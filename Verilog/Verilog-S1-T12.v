==> flow/design.v <==
module water_management_system (
    input wire clk,
    input wire reset,
    input wire city_add_pop,
    input wire city_sub_pop,
    input wire town_add_pop,
    input wire town_sub_pop,
    input wire rain_add,
    input wire [3:0]city_pop_rate,
    input wire [2:0]town_pop_rate,
    input wire [5:0] water_collection_rate, 
    output wire overflow,
    output wire underflow,
    output wire [7:0] city_population,
    output wire [7:0] town_population,
    output wire [9:0] reservoir_level 
);
    reg [7:0] city_pop, town_pop;
    wire [8:0] city_demand, town_demand, total_demand;
    reg [9:0] water_reservoir; 
    parameter MAX_RESERVOIR = 1000;
    parameter SEWAGE_WATER_RATIO = 2;
    parameter TREATED_WATER_RETURN = 3;
    always @(posedge clk or posedge reset) begin
        if (reset) begin
            city_pop <= 8'd50; 
        end else if (city_add_pop) begin
            city_pop <= city_pop + city_pop_rate;
        end else if (city_sub_pop && city_pop > 0) begin
            city_pop <= city_pop - city_pop_rate;
        end
    end
    always @(posedge clk or posedge reset) begin
        if (reset) begin
            town_pop <= 8'd30; 
        end else if (town_add_pop) begin
            town_pop <= town_pop + town_pop_rate;
        end else if (town_sub_pop && town_pop > 0) begin
            town_pop <= town_pop - town_pop_rate;
        end
    end
    assign city_demand = city_pop ;
    assign town_demand = town_pop ;
    assign total_demand = city_demand + town_demand;
    always @(posedge clk or posedge reset) begin
        if (reset) begin
            water_reservoir <= 10'd500; 
        end else begin
            if (water_reservoir >= total_demand) begin
                water_reservoir <= water_reservoir - total_demand+(9*total_demand)/16;
            end else begin
                water_reservoir <= water_reservoir; 
            end
            if (rain_add && water_reservoir < MAX_RESERVOIR) begin
                water_reservoir <= water_reservoir + 2*water_collection_rate;
                if (water_reservoir > MAX_RESERVOIR) begin
                    water_reservoir <= MAX_RESERVOIR; 
                end
            end
        end
    end
    assign overflow = (water_reservoir >= MAX_RESERVOIR);
    assign underflow = (water_reservoir <= total_demand);
    assign city_population = city_pop;
    assign town_population = town_pop;
    assign reservoir_level = water_reservoir;
endmodule
==> From RTL to reports: water_management_system <==
What the tools print for water_management_system, step after step.
Line numbers count from 1 in the design file above.
Cell names lack the library's common part.
{ "inputs": {"design": "water_management_system", "clk_port": "clk", "cell_library": "sky130hd", "corner": "tt_025C_1v80"} }

==> Word level <==
Yosys after proc, flatten, opt, wreduce and memory -nomap, before mapping. Memory bits, and registers merged into a memory's read port (data or address), are not among the register bits. Print and check cells are not counted. Equal cells are merged and count once.
{ "op_classes": {"n_mul": 1, "reduce_and_logical": 6, "compare": 7, "n_mux": 7, "add_sub_neg": 8} }
{ "ops": {"columns": ["cell", "count"], "rows": [
  ["multiplier 4 x 9 -> 13 bit with constant A", 1],
  ["2-to-1 mux 8 bit", 4],
  ["2-to-1 mux 10 bit", 3],
  ["> comparator 8 x 1 -> 1 bit with constant B", 2],
  ["adder 10 bit", 1],
  [">= comparator 10 bit with constant B", 1],
  ["> comparator 10 bit with constant B", 1],
  ["< comparator 10 bit with constant B", 1],
  ["adder 10 x 7 -> 10 bit", 1],
  ["subtractor 10 x 9 -> 10 bit", 1],
  [">= comparator 10 x 9 -> 1 bit", 1],
  ["less-or-equal comparator 10 x 9 -> 1 bit", 1],
  ["adder 8 x 8 -> 9 bit", 1],
  ["adder 8 x 3 -> 8 bit", 1],
  ["subtractor 8 x 3 -> 8 bit", 1],
  ["adder 8 x 4 -> 8 bit", 1],
  ["subtractor 8 x 4 -> 8 bit", 1],
  ["nonzero test 2 bit", 3],
  ["logical AND 1 bit", 3]
]} }
{ "bits": {"wordCells": 32, "in_bits": 20, "out_inout_bits": 28, "register_bits": 26} }

==> Longest topological paths <==
Longest topological path by Yosys (ltp), each cell counted once; first at word level (registers and memories cut), then after technology mapping (sequential cells cut; the memories' decode and read muxes count).
{ "logic_depth": {"ltp_word": 5, "abc_area": 1, "depth_mapped": 36, "depth_no_buf": 36} }

==> Synthesis result <==
Source: synth_stat.txt of the flow (Yosys; design flattened, memories mapped). It holds for the ABC_AREA given above (unset counts as 0); a run with the other value may have another netlist.
Totals and module areas in this step are rounded.
{ "types": {"columns": ["cell", "count", "type_area_um2"], "rows": [
  ["ha_1", 58, 725.696],
  ["nand2_1", 132, 495.475],
  ["inv_1", 105, 394.128],
  ["dfstp_2", 13, 341.578],
  ["dfrtp_1", 13, 325.312],
  ["fa_1", 11, 220.211],
  ["xor2_1", 20, 175.168],
  ["o21ai_0", 34, 170.163],
  ["nor2_1", 42, 157.651],
  ["nand3_1", 29, 145.139],
  ["a21oi_1", 24, 120.115],
  ["nand4_1", 17, 106.352],
  ["nand2_2", 7, 43.792],
  ["xnor2_1", 5, 43.792],
  ["o22ai_1", 5, 31.28],
  ["nand3_2", 3, 30.029],
  ["o21bai_1", 3, 22.522],
  ["nor2_8", 1, 20.019]
]} }
Not listed: further types 19, cells in them 30.
{ "mapped": {"flip_flops": 26, "n_buf": 4, "cell_count": 552, "area_um2": 3779, "seqArea_um2": 666.9} }

==> Timing after synthesis <==
OpenSTA on the mapped netlist: ideal clock, no wires. The path of least setup slack (recovery checks aside). Input and output delay are each 20% of the period. Register names are those of the netlist, which keeps one name where synthesis merged equal registers.
{ "synth_path": {"path_kind": "register -> register", "startpoint": "register city_pop[0]", "endpoint": "register water_reservoir[9]", "path_buffers": 0, "t_arrival_ns": 4.751, "setup_ns": 0.113, "launch_ns": 0.000, "slack_ns": 2.026, "driving_pins": 32, "path_delay_ns": 4.864, "t_required_ns": 6.777, "clock_period_ns": 6.89, "period_less_setup_slack_ns": 4.864} }
"path_delay_ns" = arrival - input delay + setup time.
"driving_pins" counts driving pins, that of a launching flip-flop among them; a cell with two outputs on the path counts twice.
"period_less_setup_slack_ns" = period - worst setup slack (recovery checks aside). The figure is calculated, with input and output delays left at 20% of the set period.
The rows between start and end are the longest chain of elaborated cells between them; the timing report does not say that the signal goes this way. Where chains are equally long, one stands for them.
A line is the first line of the expression or statement that the cell stems from. Yosys adds cells for indexed reads and writes and turns some case tables into memories.
At most two assigning lines are given for a register; there are more.
{ "synth_between": {"path_cell_list": "dfrtp_1 ha_1 fa_1 nand3_1 nand3_1 xnor2_1 inv_1 ha_1 ha_1 inv_1 fa_1 o21ai_0 a21oi_1 nand2_1 nand2_1 nand2_1 nand3_1 nand2_1 inv_1 ha_1 ha_1 nand2_1 o21a_1 nand2_1 nand2_1 nand2_1 a21oi_1 or2_2 nand3_1 nand2_1 nand2_1 inv_1", "elab_chain_cells": 5, "cells_between": 8, "cone_lines": 4, "cone_classes": "add/sub: 3; mul: 1; compare: 1; mux: 2; reduce/logical: 1"} }
{ "synth_rtl": {"columns": ["element", "line", "rtl"], "rows": [
  ["start, declared", 18, "reg [7:0] city_pop, town_pop;"],
  ["start, assigned", 28, "city_pop <= city_pop + city_pop_rate;"],
  ["start, assigned", 30, "city_pop <= city_pop - city_pop_rate;"],
  ["adder 8 x 8 -> 9 bit", 44, "assign total_demand = city_demand + town_demand;"],
  ["multiplier 4 x 9 -> 13 bit", 50, "water_reservoir <= water_reservoir - total_demand+(9*total_demand)/16;"],
  ["adder 10 bit", 50, null],
  ["2-to-1 mux 10 bit", 49, "if (water_reservoir >= total_demand) begin"],
  ["2-to-1 mux 10 bit", 54, "if (rain_add && water_reservoir < MAX_RESERVOIR) begin"],
  ["end, assigned", 52, "water_reservoir <= water_reservoir;"],
  ["end, assigned", 55, "water_reservoir <= water_reservoir + 2*water_collection_rate;"],
  ["end, declared", 20, "reg [9:0] water_reservoir;"]
]} }

==> Timing after layout <==
Path of least setup slack in the final report of record 1 (OpenROAD, finished layout, wires in). Where an end is a register, its clock arrival counts in the times.
{ "layout_path": {"path_kind": "register -> register", "startpoint": "register town_pop[0]", "endpoint": "register water_reservoir[9]", "setup_ns": 0.10, "driving_pins": 28, "t_arrival_ns": 4.83, "clock_period_ns": 3.33, "slack_ns": -1.33, "path_buffers": 1, "t_required_ns": 3.49, "launch_ns": 0.27} }
The rows between start and end are the longest chain of elaborated cells between them; the timing report does not say that the signal goes this way. Where chains are equally long, one stands for them.
At most two assigning lines are given for a register; there are more.
{ "layout_between": {"path_cell_list": "dfrtp_1 ha_2 fa_2 nand3_2 nand3_2 xnor2_2 inv_1 ha_1 ha_2 inv_2 fa_2 o21ai_2 buf_4 xor2_1 inv_1 fa_1 ha_4 a21oi_2 o21a_1 nand2_1 nand2_1 nand2_1 a21oi_2 or2_4 nand3_2 nand2_1 nand2_1 inv_1", "elab_chain_cells": 5, "cells_between": 8, "cone_lines": 4, "cone_classes": "add/sub: 3; mul: 1; compare: 1; mux: 2; reduce/logical: 1"} }
{ "layout_rtl": {"columns": ["element", "line", "rtl"], "rows": [
  ["start, declared", 18, "reg [7:0] city_pop, town_pop;"],
  ["start, assigned", 37, "town_pop <= town_pop + town_pop_rate;"],
  ["start, assigned", 39, "town_pop <= town_pop - town_pop_rate;"],
  ["adder 8 x 8 -> 9 bit", 44, "assign total_demand = city_demand + town_demand;"],
  ["multiplier 4 x 9 -> 13 bit", 50, "water_reservoir <= water_reservoir - total_demand+(9*total_demand)/16;"],
  ["adder 10 bit", 50, null],
  ["2-to-1 mux 10 bit", 49, "if (water_reservoir >= total_demand) begin"],
  ["2-to-1 mux 10 bit", 54, "if (rain_add && water_reservoir < MAX_RESERVOIR) begin"],
  ["end, assigned", 52, "water_reservoir <= water_reservoir;"],
  ["end, assigned", 55, "water_reservoir <= water_reservoir + 2*water_collection_rate;"],
  ["end, declared", 20, "reg [9:0] water_reservoir;"]
]} }

==> results <==
Module water_management_system, platform sky130hd: 2 stored runs of the flow (Yosys, OpenROAD) with differing settings, in no particular order. Input and output delays are each 20% of the period that was set; the output load is 0.01 pF.
"period achieved" is the run's clock period less its worst setup slack. It is reckoned from that one timing run; input and output delays stay at 20% of the period that was set.
Measured values are rounded.

==> record 1: settings <==
{ "period_ns": 3.33, "CORE_UTILIZATION": 31, "CELL_PAD_IN_SITES_GLOBAL_PLACEMENT": 2, "CELL_PAD_IN_SITES_DETAIL_PLACEMENT": 1, "ABC_AREA": 1, "GPL_TIMING_DRIVEN": 1, "CAP_MARGIN": 20, "CORE_MARGIN": 2, "SLEW_MARGIN": 20 }
==> record 1: results <==
setup slack of the critical path: -1.334 ns
post-layout utilization: 48.2 %
standard-cell area of the final layout: 5764 um^2
post-route setup TNS: -9.540 ns
period achieved: 4.664 ns
area of the synthesized netlist: 3779 um^2
smallest hold slack: 0.511 ns
die outline area: 13090 um^2

==> record 2: settings <==
{ "period_ns": 6.4, "CORE_UTILIZATION": 28, "PLACE_DENSITY_LB_ADDON": 0.09, "CELL_PAD_IN_SITES_GLOBAL_PLACEMENT": 1, "TNS_END_PERCENT": 75, "CAP_MARGIN": 40, "CORE_MARGIN": 2, "SLEW_MARGIN": 20 }
==> record 2: results <==
post-layout utilization: 35.1 %
period achieved: 5.826 ns
standard-cell area of the final layout: 4432 um^2
post-route setup TNS: 0.000 ns
setup slack of the critical path: 0.574 ns
smallest hold slack: 0.513 ns
die outline area: 13850 um^2
area of the synthesized netlist: 3618 um^2
